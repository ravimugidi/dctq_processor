==> flow/design.v <==
module romq(clk,a,d);
input clk;  
 input [5:0] a;  
 output [7:0] d;  
 reg [7:0] d;  
 wire [7:0] d_next ;  
 reg [63:0] mem [7:0] ;  
reg [7:0] byte_data [7:0] ;  
wire [63:0] mem_data ;  
wire [63:0] loc0 ; 
wire [63:0] loc1 ; 
 wire [63:0] loc2 ; 
 wire [63:0] loc3 ; 
 wire [63:0] loc4 ; 
 wire [63:0] loc5 ; 
 wire [63:0] loc6 ; 
 wire [63:0] loc7 ; 
 assign loc0 = 64'hFF806C5D4F4C473C ; 
 assign loc1 = 64'h80805D554C473C37 ; 
 assign loc2 = 64'h6C5D4F4C473C3C36 ; 
 assign loc3 = 64'h5D5D4F4C473C3733 ; 
 assign loc4 = 64'h5D4F4C47403B332B ; 
 assign loc5 = 64'h4F4C47403B332B23 ; 
 assign loc6 = 64'h4F4C473C362D251E ; 
 assign loc7 = 64'h4C473B362D251E19 ; 
 always @ (loc0 or loc1 or loc2 or loc3 or loc4 or loc5 or loc6 or loc7) 
begin 
 mem [0] = loc0 ; 
 mem [1] = loc1 ; 
 mem [2] = loc2 ; 
 mem [3] = loc3 ; 
 mem [4] = loc4 ; 
 mem [5] = loc5 ; 
 mem [6] = loc6 ; 
 mem [7] = loc7 ; 
end
always @ (mem_data) 
begin 
byte_data [0] = mem_data [63:56] ;  
byte_data [1] = mem_data [55:48] ;  
byte_data [2] = mem_data [47:40] ; 
byte_data [3] = mem_data [39:32] ; 
byte_data [4] = mem_data [31:24] ; 
byte_data [5] = mem_data [23:16] ; 
byte_data [6] = mem_data [15:8] ; 
byte_data [7] = mem_data [7:0] ;  
end 
assign mem_data = mem [a[5:3]] ;  
assign d_next = byte_data [a[2:0]] ;  
always @ (posedge clk) 
 d <= d_next ;  
endmodule
* Step by step through the tools: romq
The steps from the RTL of romq to its reports follow in flow order.
Line numbers count from 1 in the design file above.
Operators carry their Yosys type and port widths (W data, S select, Z words).
A cell with -- has no value.
- Top module :: romq
- Clock port :: clk
- Library :: sky130hd
- Corner :: tt_025C_1v80

* After elaboration
Counts by Yosys on the flattened word-level netlist (proc, flatten, opt, wreduce). Print and check cells are left out. Cells with the same type and inputs are merged into one.
- Bits in registers :: 8
- Bits of input ports :: 7
- Output and inout bits :: 8
- Elaborated cells :: 19
- Eq/ne operators :: 14
- Mux-type cells :: 2
- Reduce/logical cells :: 2
** Operators by type and width (count)
- $pmux W64 S8 :: 1
- $pmux W8 S8 :: 1
- $eq A3 B3 Y1 const B :: 8
- $eq A3 B2 Y1 const B :: 4
- $eq A3 B1 Y1 const B :: 2
- $logic_not A3 Y1 :: 2

* Logic depth
Longest topological path by Yosys (ltp), each cell counted once; first at word level (registers and memories cut), then after technology mapping (sequential cells cut; the memories' decode and read muxes count).
- Depth after elaboration :: 3
- ABC_AREA :: 0
- Gate-level depth with buffers :: 10
- Gate-level depth less buffers :: 7

* Synthesis result
Source: synth_stat.txt of the flow (Yosys; design flattened, memories mapped). It holds for the ABC_AREA given above (unset counts as 0); a run with the other value may have another netlist.
** Cell types
- sky130_fd_sc_hd__dfxtp_1 :: count 8, area in all 160.154 µm²
- sky130_fd_sc_hd__ha_1 :: count 7, area in all 87.584 µm²
- sky130_fd_sc_hd__o21ai_0 :: count 10, area in all 50.048 µm²
- sky130_fd_sc_hd__nand2_1 :: count 13, area in all 48.797 µm²
- sky130_fd_sc_hd__a211oi_1 :: count 6, area in all 45.043 µm²
- sky130_fd_sc_hd__a21oi_1 :: count 9, area in all 45.043 µm²
- sky130_fd_sc_hd__nor2_1 :: count 12, area in all 45.043 µm²
- sky130_fd_sc_hd__o211ai_1 :: count 5, area in all 37.536 µm²
- sky130_fd_sc_hd__nor3_1 :: count 7, area in all 35.034 µm²
- sky130_fd_sc_hd__clkbuf_1 :: count 9, area in all 33.782 µm²
- sky130_fd_sc_hd__a31oi_1 :: count 4, area in all 25.024 µm²
- sky130_fd_sc_hd__o22ai_1 :: count 4, area in all 25.024 µm²
- sky130_fd_sc_hd__buf_6 :: count 2, area in all 22.522 µm²
- sky130_fd_sc_hd__nor3b_4 :: count 1, area in all 18.768 µm²
- sky130_fd_sc_hd__or3_1 :: count 3, area in all 18.768 µm²
- sky130_fd_sc_hd__a221oi_1 :: count 2, area in all 17.517 µm²
- sky130_fd_sc_hd__a2bb2oi_1 :: count 2, area in all 17.517 µm²
- sky130_fd_sc_hd__a311oi_1 :: count 2, area in all 17.517 µm²
Other cell types: 36; their cells: 47.
- Standard cells after synthesis :: 153
- Synthesis area :: 0.0011048 mm²
- Area of sequential cells :: 0.0001602 mm²
- Flip-flops :: 8
- Buffers :: 15

* Timing after synthesis
OpenSTA on the mapped netlist: ideal clock, no wires. The path of least setup slack (recovery checks aside). Input and output delay are each 20% of the period. Register names are those of the netlist, which keeps one name where synthesis merged equal registers.
- Path kind :: in2reg
- Start :: input port a[4]
- End :: register d[5]
- Clock period :: 3.4 ns
- Input delay :: 0.680 ns
- Library setup time :: 0.127 ns
- Time at the first pin :: 0.680 ns
- Data arrival time :: 2.314 ns
- Data required time :: 3.273 ns
- Path slack :: 0.960 ns
- Delay of the path :: 1.761 ns
- Driving pins on the path :: 10
- Buffers on the path :: 3
- Synthesis period reached :: 2.44 ns
"delay of the path" is the arrival time less input delay plus setup time.
"driving pins on the path" counts driving pins, that of a launching flip-flop among them; a cell with two outputs on the path counts twice.
"synthesis period reached" = period - worst setup slack (recovery checks aside). The figure is calculated, with input and output delays left at 20% of the set period.
Between the ends stands the longest chain of elaborated cells between them, by number of cells; it is not shown to be the way that was timed. Of several equally long chains one is given.
Each line given opens the expression or statement behind the cell; cells for indexed reads and writes are added by Yosys, which also makes memories of some case tables.
- Cell sequence :: sky130_fd_sc_hd__buf_2 sky130_fd_sc_hd__inv_1 sky130_fd_sc_hd__ha_1 sky130_fd_sc_hd__or3_1 sky130_fd_sc_hd__clkbuf_1 sky130_fd_sc_hd__nor2_2 sky130_fd_sc_hd__buf_6 sky130_fd_sc_hd__nor2_1 sky130_fd_sc_hd__a221oi_1 sky130_fd_sc_hd__nor3_1
- Length of the longest elaborated chain :: 3
- Elaborated cells between the ends (all ways) :: 10
- RTL lines with such cells :: 2
- Classes of those cells :: eq/ne: 7; mux: 2; reduce/logical: 1
** RTL lines, path post-synthesis
- start: declaration :: RTL line 3 : input [5:0] a;
- $eq A3 B3 Y1 :: RTL line 48 : assign mem_data = mem [a[5:3]] ;
- $pmux W64 S8 :: RTL line 48
- $pmux W8 S8 :: RTL line 49 : assign d_next = byte_data [a[2:0]] ;
- end: assignment :: RTL line 51 : d <= d_next ;
- end: declaration :: RTL line 4 : output [7:0] d;

romq through Yosys and OpenROAD on sky130hd: 2 stored runs, unordered, with their settings. The constraints put input and output delay at 20% of the set period each and load the outputs with 0.01 pF.

** Run 1
- Settings :: period_ns=2.55; CORE_UTILIZATION=58; PLACE_DENSITY_LB_ADDON=0.28; CELL_PAD_IN_SITES_DETAIL_PLACEMENT=1; GPL_TIMING_DRIVEN=1; CTS_CLUSTER_DIAMETER=295; CAP_MARGIN=35; MIN_ROUTING_LAYER=met2; MAX_ROUTING_LAYER=met4; CORE_MARGIN=2; SLEW_MARGIN=20
- Outcome :: no final report: placement broke off with DPL-0033

** Run 2
- Settings :: period_ns=2.95; CORE_UTILIZATION=63; PLACE_DENSITY=0.88; CELL_PAD_IN_SITES_DETAIL_PLACEMENT=1; CTS_CLUSTER_SIZE=11; MIN_ROUTING_LAYER=met1; CAP_MARGIN=20; CORE_MARGIN=2; SLEW_MARGIN=20
- Outcome :: no final report: placement broke off with DPL-0033
