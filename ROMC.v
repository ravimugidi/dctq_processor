==> flow/design.v <==
module romc(
clk, 
addr1, 
addr2, 
dout1, 
dout2 
); 
input clk ;  
 input [2:0] addr1 ; 
 input [2:0] addr2 ; 
 output [63:0] dout1; 
 output [63:0] dout2; 
 reg [63:0] dout1_next ;
 reg [63:0] dout2_next ; 
 reg [63:0] dout1_reg1 ;  
 reg [63:0] dout2_reg1 ; 
 reg [63:0] dout1;  
 reg [63:0] dout2;  
 wire [63:0] loc0 ;  
 wire [63:0] loc1 ; 
 wire [63:0] loc2 ; 
 wire [63:0] loc3 ; 
 wire [63:0] loc4 ; 
 wire [63:0] loc5 ; 
 wire [63:0] loc6 ; 
 wire [63:0] loc7 ; 
 assign loc0 = 64'h5B5B5B5B5B5B5B5B ;  
 assign loc1 = 64'h7E6A4719E7B99682 ;  
 assign loc2 = 64'h7631CF8A8ACF3176 ;  
 assign loc3 = 64'h6AE782B9477E1996 ;  
 assign loc4 = 64'h5BA5A55B5BA5A55B ; 
 assign loc5 = 64'h4782196A96E77EB9 ; 
 assign loc6 = 64'h318A76CFCF768A31 ; 
 assign loc7 = 64'h19B96A827E9647E7 ; 
 always @ (loc0 or loc1 or loc2 or loc3 or loc4 or loc5 or loc6 or loc7 or 
 addr1 or addr2) 
begin 
 case (addr1)  
 3'b000 : dout1_next = loc0 ; 
 3'b001 : dout1_next = loc1 ; 
 3'b010 : dout1_next = loc2 ; 
 3'b011 : dout1_next = loc3 ; 
 3'b100 : dout1_next = loc4 ; 
 3'b101 : dout1_next = loc5 ; 
 3'b110 : dout1_next = loc6 ; 
 3'b111 : dout1_next = loc7 ; 
 default : dout1_next = loc0 ; 
 endcase 
 case(addr2)  
 3'b000 : dout2_next = loc0 ; 
 3'b001 : dout2_next = loc1 ; 
 3'b010 : dout2_next = loc2 ; 
 3'b011 : dout2_next = loc3 ;
  3'b100 : dout2_next = loc4 ; 
 3'b101 : dout2_next = loc5 ; 
 3'b110 : dout2_next = loc6 ; 
 3'b111 : dout2_next = loc7 ; 
 default : dout2_next = loc0 ; 
endcase 
end 
always @ (posedge clk)  
begin 
 dout1_reg1 <= dout1_next ;  
 dout2_reg1 <= dout2_next ; 
end 
always @ (posedge clk)  
begin 
 dout1 <= dout1_reg1 ;  
 dout2 <= dout2_reg1 ;  
end 
endmodule
Step by step through the tools: romc
The steps from the RTL of romc to its reports follow in flow order.
Line numbers count from 1 in the design file above.
Not given: --
- top module: romc
- clock port: clk
- standard-cell library: sky130hd
- corner: tt_025C_1v80

Word-level counts
Yosys after proc, flatten, opt, wreduce and memory -nomap, before mapping. Enables and synchronous resets that opt folds into registers are not counted as muxes. Memory bits, and registers merged into a memory's read port (data or address), are not among the register bits. Print and check cells are not counted. Equal cells are merged and count once.
Memory sizes are those after Yosys's memory passes, which may raise the word count (mostly to a power of two), join words into wider ones and drop unused or constant bits.
- register bits after elaboration at 256
- noted latch bits: 0
- memory bits (writable): 0
- noted ROM bits: 992
- noted clocked read ports x word width: 124
- memories kept: 2
- noted input port bits: 7
- output and inout bits: 128
- elaborated cells: 6
- $add $sub $neg: 0
- multipliers: 0
- divide/modulo/power cells: 0
- $lt $le $gt $ge at 0
- equality and inequality tests: 0
- shifts and indexed selects: 0
- multiplexer cells at 0
- bitwise logic cells at 0
- reductions and logical operators at 0
- memories (name ; depth ; width ; rd ports ; write ports ; RTL line ; source):
    (no name shown) ; 8 ; 62 ; 1 ; 0 ; 38 ; case (addr1)
    (no name shown) ; 8 ; 62 ; 1 ; 0 ; 49 ; case(addr2)

Depth
Longest topological path by Yosys (ltp), each cell counted once; first at word level (registers and memories cut), then after technology mapping (sequential cells cut; the memories' decode and read muxes count).
- noted depth after elaboration: 0
- noted ABC_AREA: 0
- depth in mapped cells: 6
- gate-level depth less buffers at 4

After synthesis
Source: synth_stat.txt of the flow (Yosys; design flattened, memories mapped). It holds for the ABC_AREA given above (unset counts as 0); a run with the other value may have another netlist.
- cells by type (cell type ; number ; total area (µm²)):
    sky130_fd_sc_hd__dfxtp_1 ; 228 ; 4.56E+03
    sky130_fd_sc_hd__ha_1 ; 16 ; 200.192
    sky130_fd_sc_hd__nand2_1 ; 43 ; 161.405
    sky130_fd_sc_hd__buf_4 ; 18 ; 135.13
    sky130_fd_sc_hd__a21oi_1 ; 26 ; 130.125
    sky130_fd_sc_hd__nand2b_1 ; 17 ; 106.352
    sky130_fd_sc_hd__nor2b_1 ; 9 ; 56.304
    sky130_fd_sc_hd__nor2_1 ; 13 ; 48.797
    sky130_fd_sc_hd__o21ai_1 ; 9 ; 45.043
    sky130_fd_sc_hd__buf_6 ; 3 ; 33.782
    sky130_fd_sc_hd__and2_1 ; 5 ; 31.28
    sky130_fd_sc_hd__a21boi_1 ; 4 ; 30.029
    sky130_fd_sc_hd__inv_1 ; 7 ; 26.275
    sky130_fd_sc_hd__xnor2_1 ; 3 ; 26.275
    sky130_fd_sc_hd__buf_2 ; 5 ; 25.024
    sky130_fd_sc_hd__inv_2 ; 5 ; 18.768
    sky130_fd_sc_hd__or2_1 ; 3 ; 18.768
    sky130_fd_sc_hd__and2b_4 ; 1 ; 10.01
Other cell types: 7; their cells: 8.
- cell count: 423
- noted synthesis area: 5718.0 µm²
- area of sequential cells at 4564.4 µm²
- mapped flip-flops at 228
- noted buffer cells: 26

Path before layout
Source: OpenSTA report_checks on the synthesized netlist (no wires, ideal clock, input and output delay 20% of the period each), path of least setup slack; recovery checks are left aside. Register names are those of the netlist, which keeps one name where synthesis merged equal registers.
- path type: input-to-reg
- from: input addr1[0]
- to: register dout1_reg1[49]
- period at 1.76 ns
- noted input delay: 0.352 ns
- setup time at 0.124 ns
- time at the first pin at 0.352 ns
- arrival: 1.260 ns
- noted data required time: 1.636 ns
- path slack at 0.376 ns
- path delay: 1.032 ns
- noted stages: 6
- noted buffers on the path: 2
- noted synthesis period reached: 1.384 ns
"path delay" = arrival - input delay + setup time.
"stages" counts driving pins, that of a launching flip-flop among them; a cell with two outputs on the path counts twice.
"synthesis period reached" is the clock period less the worst setup slack; recovery checks do not enter. This is arithmetic on one report: input and output delays are still those of the set period (20% each).
- path through: sky130_fd_sc_hd__buf_2 sky130_fd_sc_hd__inv_1 sky130_fd_sc_hd__ha_1 sky130_fd_sc_hd__buf_2 sky130_fd_sc_hd__nor2b_1 sky130_fd_sc_hd__nor2_1
- ends and longest elaborated chain, post-synthesis (item ; RTL line ; source):
    from (decl) ; 9 ; input [2:0] addr1 ;
    to (decl) ; 15 ; reg [63:0] dout1_reg1 ;
Chain of elaborated cells between the ends: none given.

Worst path after layout
Path of least setup slack in the final report of entry A (OpenROAD, finished layout, wires in). Where an end is a register, its clock arrival counts in the times.
- path type: reg-to-output
- from: register dout2[40]
- to: output dout2[40]
- period at 1.01 ns
- output delay at 0.20 ns
- time at the first pin at 0.51 ns
- arrival: 1.06 ns
- noted data required time: 0.81 ns
- path slack at -0.25 ns
- noted stages: 3
- noted buffers on the path: 2
- path through: sky130_fd_sc_hd__dfxtp_2 sky130_fd_sc_hd__buf_6 sky130_fd_sc_hd__buf_6
- length of the longest elaborated chain: 0
- elaborated cells between the ends (all ways) at 0
- source lines of those cells: 0
- ends and longest elaborated chain, after layout (item ; RTL line ; source):
    from (decl) ; 12 ; output [63:0] dout2;
    from (assign) ; 69 ; dout2 <= dout2_reg1 ;
    to (decl) ; 12 ;

Below are 2 stored runs of the flow (Yosys, OpenROAD; platform sky130hd) on romc, each with its settings and what was measured, unordered. Constraints: input delay and output delay 20% of the set period each, output load 0.01 pF.
"achieved clock period" = clock period - worst setup slack. The figure is calculated, with input and output delays left at 20% of the set period.
By "allowed time less slack (worst setup path)" is meant the share of the clock period that the worst setup path is allowed (20% is reserved at inputs, 20% at outputs), minus its slack. Clock arrival times at its registers enter into it.
"total power after layout": no workload was simulated; the value follows from the tool's default switching activity.

Entry A
Settings were period_ns = 1.01; CORE_UTILIZATION = 20; SETUP_SLACK_MARGIN = -0.06; PLACE_DENSITY_LB_ADDON = 0.25; CELL_PAD_IN_SITES_GLOBAL_PLACEMENT = 1; GPL_TIMING_DRIVEN = 0; GPL_ROUTABILITY_DRIVEN = 0; SLEW_MARGIN = 15; CAP_MARGIN = 20; CORE_MARGIN = 2
- lowest setup slack at -0.249 ns
- noted the area of the standard cells in the finished layout: 8519.4 µm²
- allowed time less slack (worst setup path): 1.06 ns
- type of the worst setup path: reg-to-output
- noted the smallest hold slack: 0.025 ns
- setup TNS: -16.774 ns
- total power after layout at 20729 uW
- noted the die size: 29958.4 µm²
- post-synthesis cell area at 5718.0 µm²
- achieved clock period: 1.259 ns
- noted the post-route utilization: 30.5%

Entry B
Settings were period_ns = 1.6; CORE_UTILIZATION = 24; SETUP_SLACK_MARGIN = -0.14; CELL_PAD_IN_SITES_DETAIL_PLACEMENT = 2; GPL_ROUTABILITY_DRIVEN = 0; SLEW_MARGIN = 15; MAX_ROUTING_LAYER = met5; CAP_MARGIN = 20; CORE_MARGIN = 2
- total power after layout at 13160 uW
- noted the post-route utilization: 36.0%
- lowest setup slack at -0.088 ns
- noted the area of the standard cells in the finished layout: 8414.3 µm²
- setup TNS: -4.044 ns
- achieved clock period: 1.688 ns
- noted the die size: 25076.3 µm²
- post-synthesis cell area at 5718.0 µm²
- allowed time less slack (worst setup path): 1.37 ns
- type of the worst setup path: reg-to-output
- noted the smallest hold slack: 0.319 ns
