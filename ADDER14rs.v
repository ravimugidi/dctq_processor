==> flow/design.v <==
`timescale 1ns / 1ps
module Adder14rs ( clk, 
n0, 
n1, 
n2, 
n3, 
n4, 
n5, 
n6, 
n7, 
sum 
 ) ; 
input clk ; 
input [13:0] n0 ; 
input [13:0] n1 ; 
input [13:0] n2 ; 
input [13:0] n3 ; 
input [13:0] n4 ; 
input [13:0] n5 ; 
input [13:0] n6 ; 
input [13:0] n7 ; 
output [16:0] sum ; 
wire [7:0] s00_lsb ; 
wire [7:0] s01_lsb ; 
wire [7:0] s02_lsb ; 
wire [7:0] s03_lsb ; 
wire [7:0] s00_msb ; 
wire [7:0] s01_msb ; 
wire [7:0] s02_msb ; 
wire [7:0] s03_msb ; 
wire [7:0] s10_lsb ; 
wire [7:0] s11_lsb ; 
wire [8:0] s10_msb ; 
wire [8:0] s11_msb ; 
wire [7:0] s20_lsb ; 
reg [13:7] n0_reg1 ; 
reg [13:7] n1_reg1 ; 
reg [13:7] n2_reg1 ; 
reg [13:7] n3_reg1 ; 
reg [13:7] n4_reg1 ; 
reg [13:7] n5_reg1 ; 
reg [13:7] n6_reg1 ; 
reg [13:7] n7_reg1 ; 
reg [7:0] s00_lsbreg1 ; 
reg [7:0] s01_lsbreg1 ; 
reg [7:0] s02_lsbreg1 ; 
reg [7:0] s03_lsbreg1 ; 
reg [7:0] s00_msbreg2 ; 
reg [7:0] s01_msbreg2 ; 
reg [7:0] s02_msbreg2 ; 
reg [7:0] s03_msbreg2 ; 
reg [6:0] s00_lsbreg2 ; 
reg [6:0] s01_lsbreg2 ; 
reg [6:0] s02_lsbreg2 ; 
reg [6:0] s03_lsbreg2 ; 
reg [7:0] s10_lsbreg3 ; 
reg [7:0] s11_lsbreg3 ; 
reg [7:0] s00_msbreg3 ; 
reg [7:0] s01_msbreg3 ; 
reg [7:0] s02_msbreg3 ; 
reg [7:0] s03_msbreg3 ; 
reg [8:0] s10_lsbreg4 ; 
reg [8:0] s11_lsbreg4 ; 
reg [8:0] s10_msbreg4 ; 
reg [8:0] s11_msbreg4 ; 
reg [8:0] s10_msbreg5 ; 
reg [8:0] s11_msbreg5 ; 
reg s20_lsbreg5cy ; 
reg [6:0] s20_lsbreg5 ; 
assign s00_lsb[7:0] = n0[6:0]+n1[6:0] ; 
assign s01_lsb[7:0] = n2[6:0]+n3[6:0] ; 
assign s02_lsb[7:0] = n4[6:0]+n5[6:0] ; 
assign s03_lsb[7:0] = n6[6:0]+n7[6:0] ; 
always @ (posedge clk) 
begin 
 n0_reg1[13:7] <= n0[13:7] ; 
 n1_reg1[13:7] <= n1[13:7] ; 
 n2_reg1[13:7] <= n2[13:7] ; 
 n3_reg1[13:7] <= n3[13:7] ; 
 n4_reg1[13:7] <= n4[13:7] ; 
 n5_reg1[13:7] <= n5[13:7] ; 
 n6_reg1[13:7] <= n6[13:7] ; 
 n7_reg1[13:7] <= n7[13:7] ; 
 s00_lsbreg1[7:0] <= s00_lsb[7:0] ; 
 s01_lsbreg1[7:0] <= s01_lsb[7:0] ; 
 s02_lsbreg1[7:0] <= s02_lsb[7:0] ; 
 s03_lsbreg1[7:0] <= s03_lsb[7:0] ; 
end 
assign s00_msb[7:0] = {n0_reg1[13], n0_reg1[13:7]}+ 
 {n1_reg1[13], n1_reg1[13:7]}+s00_lsbreg1[7]; 
assign s01_msb[7:0] = {n2_reg1[13], n2_reg1[13:7]}+{n3_reg1[13], n3_reg1[13:7]}+s01_lsbreg1[7]; 
assign s02_msb[7:0] = {n4_reg1[13], n4_reg1[13:7]}+ {n5_reg1[13], n5_reg1[13:7]}+s02_lsbreg1[7]; 
assign s03_msb[7:0] = {n6_reg1[13], n6_reg1[13:7]}+ {n7_reg1[13], n7_reg1[13:7]}+s03_lsbreg1[7]; 
always @ (posedge clk) 
begin 
 s00_msbreg2[7:0] <= s00_msb[7:0] ;  
 s01_msbreg2[7:0] <= s01_msb[7:0] ; 
 s02_msbreg2[7:0] <= s02_msb[7:0] ; 
 s03_msbreg2[7:0] <= s03_msb[7:0] ; 
 s00_lsbreg2[6:0] <= s00_lsbreg1[6:0] ;  
 s01_lsbreg2[6:0] <= s01_lsbreg1[6:0] ; 
 s02_lsbreg2[6:0] <= s02_lsbreg1[6:0] ; 
 s03_lsbreg2[6:0] <= s03_lsbreg1[6:0] ; 
end 
assign s10_lsb[7:0] = s00_lsbreg2[6:0]+s01_lsbreg2[6:0] ; 
assign s11_lsb[7:0] = s02_lsbreg2[6:0] +s03_lsbreg2[6:0] ; 
always @ (posedge clk) 
begin 
 s10_lsbreg3[7:0] <= s10_lsb[7:0] ;  
 s11_lsbreg3[7:0] <= s11_lsb[7:0] ; 
 s00_msbreg3[7:0] <= s00_msbreg2[7:0] ;
 s01_msbreg3[7:0] <= s01_msbreg2[7:0] ; 
 s02_msbreg3[7:0] <= s02_msbreg2[7:0] ; 
 s03_msbreg3[7:0] <= s03_msbreg2[7:0] ; 
end 
assign s10_msb[8:0] = {s00_msbreg3[7], s00_msbreg3[7:0]}+{s01_msbreg3[7], s01_msbreg3[7:0]}+s10_lsbreg3[7] ; 
assign s11_msb[8:0] = {s02_msbreg3[7], s02_msbreg3[7:0]}+ {s03_msbreg3[7], s03_msbreg3[7:0]}+ s11_lsbreg3[7] ; 
always @ (posedge clk) 
begin 
 s10_lsbreg4[6:0] <= s10_lsbreg3[6:0] ;  
 s11_lsbreg4[6:0] <= s11_lsbreg3[6:0] ; 
 s10_msbreg4[8:0] <= s10_msb[8:0] ;  
 s11_msbreg4[8:0] <= s11_msb[8:0] ; 
end 
assign s20_lsb[7:0] = s10_lsbreg4[6:0]+ s11_lsbreg4[6:0] ; 
always @ (posedge clk) 
begin 
 s10_msbreg5[8:0] <= s10_msbreg4[8:0];  
 s11_msbreg5[8:0] <= s11_msbreg4[8:0] ; 
 s20_lsbreg5cy <= s20_lsb[7];  
 s20_lsbreg5[6:0] <= s20_lsb[6:0]; 
end 
assign sum[16:0] = {({s10_msbreg5[8], s10_msbreg5[8:0]}+{s11_msbreg5[8], s11_msbreg5[8:0]}+ s20_lsbreg5cy), s20_lsbreg5[6:0]}; 
endmodule 
# Tool chain data of Adder14rs
# The steps from the RTL of Adder14rs to its reports follow in flow order.
# Line numbers count from 1 in the design file above.
# Operators carry their Yosys type and port widths (W data, S select, Z words).
# A cell with - has no value.
# inputs
top	Adder14rs
clock	clk
lib	sky130hd
pvt_corner	tt_025C_1v80

# Elaborated design
# Source: Yosys, flattened and elaborated, memories not mapped. Widths are those after wreduce; folded enables and synchronous resets count as part of the registers. Registers that Yosys merges into a memory's read port (data or address) are not register bits. Print and check cells do not count. Equal cells are merged and count once.
# op_classes
n_addsub	21
# ops
op	count
$add A7 B7 Y8	11
$add A8 B1 Y8	4
$add A8 B8 Y9	2
$add A9 B1 Y9	2
$add A10 B1 Y10	1
$add A9 B9 Y10	1
# word_totals
out_inout_bits	17
word_cells	55
register_bits	254
inputBits	113

# Depth
# Depth = most cells in a row (Yosys ltp): at word level without a register or memory, in the mapped netlist without a sequential cell, where the memories' decode and read muxes count.
# logic_depth
word_depth	2
ABC_AREA	1
depth_mapped	9
ltp_nobuf	9

# Netlist
# The flow's flattened synthesis, as Yosys stat reports it; memories are mapped. The netlist is that of the ABC_AREA named above (0 if unset); the other value can give another one.
# Totals and module areas in this step are rounded.
# synth_totals
n_buf	0
ffs	254
area_mm2	0.009
stdcells	859
sequential_area_mm2	0.0051
# types
type	count
sky130_fd_sc_hd__dfxtp_1	254
sky130_fd_sc_hd__ha_1	95
sky130_fd_sc_hd__nand2_1	191
sky130_fd_sc_hd__fa_1	21
sky130_fd_sc_hd__xor2_1	47
sky130_fd_sc_hd__nand3_1	65
sky130_fd_sc_hd__a21oi_1	59
sky130_fd_sc_hd__inv_1	74
sky130_fd_sc_hd__xnor2_1	6
sky130_fd_sc_hd__nand4_1	8
sky130_fd_sc_hd__nor2_1	11
sky130_fd_sc_hd__nor3_1	5
sky130_fd_sc_hd__a21o_1	3
sky130_fd_sc_hd__o21a_1	3
sky130_fd_sc_hd__o21ai_1	4
sky130_fd_sc_hd__a21oi_2	2
sky130_fd_sc_hd__o21ai_0	3
sky130_fd_sc_hd__or2_1	2
# Other cell types: 6; their cells: 6.

# Worst setup path after synthesis
# Source: OpenSTA report_checks on the synthesized netlist (no wires, ideal clock, input and output delay 20% of the period each), path of least setup slack; recovery checks are left aside. Register names are those of the netlist, which keeps one name where synthesis merged equal registers.
# synth_path
path_type	flip-flop to output port
startpoint	reg s10_msbreg5[0]
endpoint	out sum[13]
clock_period_ns	2.61
stages	9
delay_ns	1.581
arrival_ns	1.581
launch_ns	0.000
slack_ns	0.507
period_less_setup_slack_ns	2.103
# "delay_ns" = arrival - input delay + setup time.
# A path that ends at an output port has no setup time.
# "stages" counts driving pins, that of a launching flip-flop among them; a cell with two outputs on the path counts twice.
# "period_less_setup_slack_ns" = period - worst setup slack (recovery checks aside). The figure is calculated, with input and output delays left at 20% of the set period.
# Between the ends stands the longest chain of elaborated cells between them, by number of cells; it is not shown to be the way that was timed. Of several equally long chains one is given.
# Each line given opens the expression or statement behind the cell; cells for indexed reads and writes are added by Yosys, which also makes memories of some case tables.
# synth_via
cell_sequence	sky130_fd_sc_hd__dfxtp_1 > sky130_fd_sc_hd__fa_1 > sky130_fd_sc_hd__fa_1 > sky130_fd_sc_hd__nand3_1 > sky130_fd_sc_hd__nand2_1 > sky130_fd_sc_hd__nand3_1 > sky130_fd_sc_hd__nand2_1 > sky130_fd_sc_hd__nand2_1 > sky130_fd_sc_hd__nand2_1
elab_chain_cells	2
# synth_lines
item	line_no	rtl
start, declared	66	reg [8:0] s10_msbreg5 ;
start, assigned	128	s10_msbreg5[8:0] <= s10_msbreg4[8:0];
$add A9 B9 Y10	133	assign sum[16:0] = {({s10_msbreg5[8], s10_msbreg5[8:0]}+{s11_msbreg5[8], s11_msbreg5[8:0]}+ s20_lsbreg5cy), s2 ...
$add A10 B1 Y10	133
end, declared	22	output [16:0] sum ;

# Path in the finished layout
# From the final timing report of run 1: the path of least setup slack in the routed layout; clock arrival at registers is part of the times.
# layout_path
path_type	flip-flop to output port
startpoint	reg s10_msbreg5[0]
endpoint	out sum[13]
clock_period_ns	2.14
stages	10
arrival_ns	2.14
slack_ns	-0.43
launch_ns	0.54
# Between the ends stands the longest chain of elaborated cells between them, by number of cells; it is not shown to be the way that was timed. Of several equally long chains one is given.
# layout_via
cell_sequence	sky130_fd_sc_hd__dfxtp_2 > sky130_fd_sc_hd__fa_2 > sky130_fd_sc_hd__fa_2 > sky130_fd_sc_hd__nand3_2 > sky130_fd_sc_hd__nand2_4 > sky130_fd_sc_hd__nand3_2 > sky130_fd_sc_hd__nand2_1 > sky130_fd_sc_hd__nand2_1 > sky130_fd_sc_hd__nand2_1 > sky130_fd_sc_hd__buf_2
elab_chain_cells	2
# layout_lines
item	line_no	rtl
start, declared	66	reg [8:0] s10_msbreg5 ;
start, assigned	128	s10_msbreg5[8:0] <= s10_msbreg4[8:0];
$add A9 B9 Y10	133	assign sum[16:0] = {({s10_msbreg5[8], s10_msbreg5[8:0]}+{s11_msbreg5[8], s11_msbreg5[8:0]}+ s20_lsbreg5cy), s2 ...
$add A10 B1 Y10	133
end, declared	22	output [16:0] sum ;

# Top module Adder14rs; platform sky130hd; tools Yosys and OpenROAD; 2 stored runs in no particular order. Input and output delays are each 20% of the period that was set; the output load is 0.01 pF.
# "achieved_period_ns" means the clock period less the worst setup slack. The figure is calculated, with input and output delays left at 20% of the set period.
# By "worst_path_ns" is meant the share of the clock period that the worst setup path is allowed (20% is reserved at inputs, 20% at outputs), minus its slack. Clock arrival times at its registers enter into it.
# "power_uw" rests on the timing tool's default activity at the inputs, not on a simulated workload.
# Measured values are rounded.
# A setting shown as -- is not set for that run.
setting or result,run 1,run 2
period_ns,2.14,1.58
CORE_UTILIZATION,31,19
PLACE_DENSITY_LB_ADDON,0.09,0.12
HOLD_SLACK_MARGIN,0.03,0.22
CORE_ASPECT_RATIO,1.6,--
ABC_AREA,1,--
GPL_ROUTABILITY_DRIVEN,1,1
CTS_CLUSTER_SIZE,20,--
CTS_CLUSTER_DIAMETER,40,--
CAP_MARGIN,20,20
SLEW_MARGIN,10,20
CORE_MARGIN,2,2
CELL_PAD_IN_SITES_GLOBAL_PLACEMENT,--,2
GPL_TIMING_DRIVEN,--,1
layout_utilization_pct,42,29
design_die_area_mm2,0.031,0.05
worst_path_ns,2.14,2.77
worst_setup_path_type,flip-flop to output port,flip-flop to output port
setup_ws_ns,-0.43,-1.5
final_stdcell_area_mm2,0.012,0.014
timing.setup.tns_ns,-2.9,-13
synthArea_mm2,0.009,0.0092
achieved_period_ns,2.566,3.087
ws_hold_ns,0.32,0.32
power_uw,17000,26000
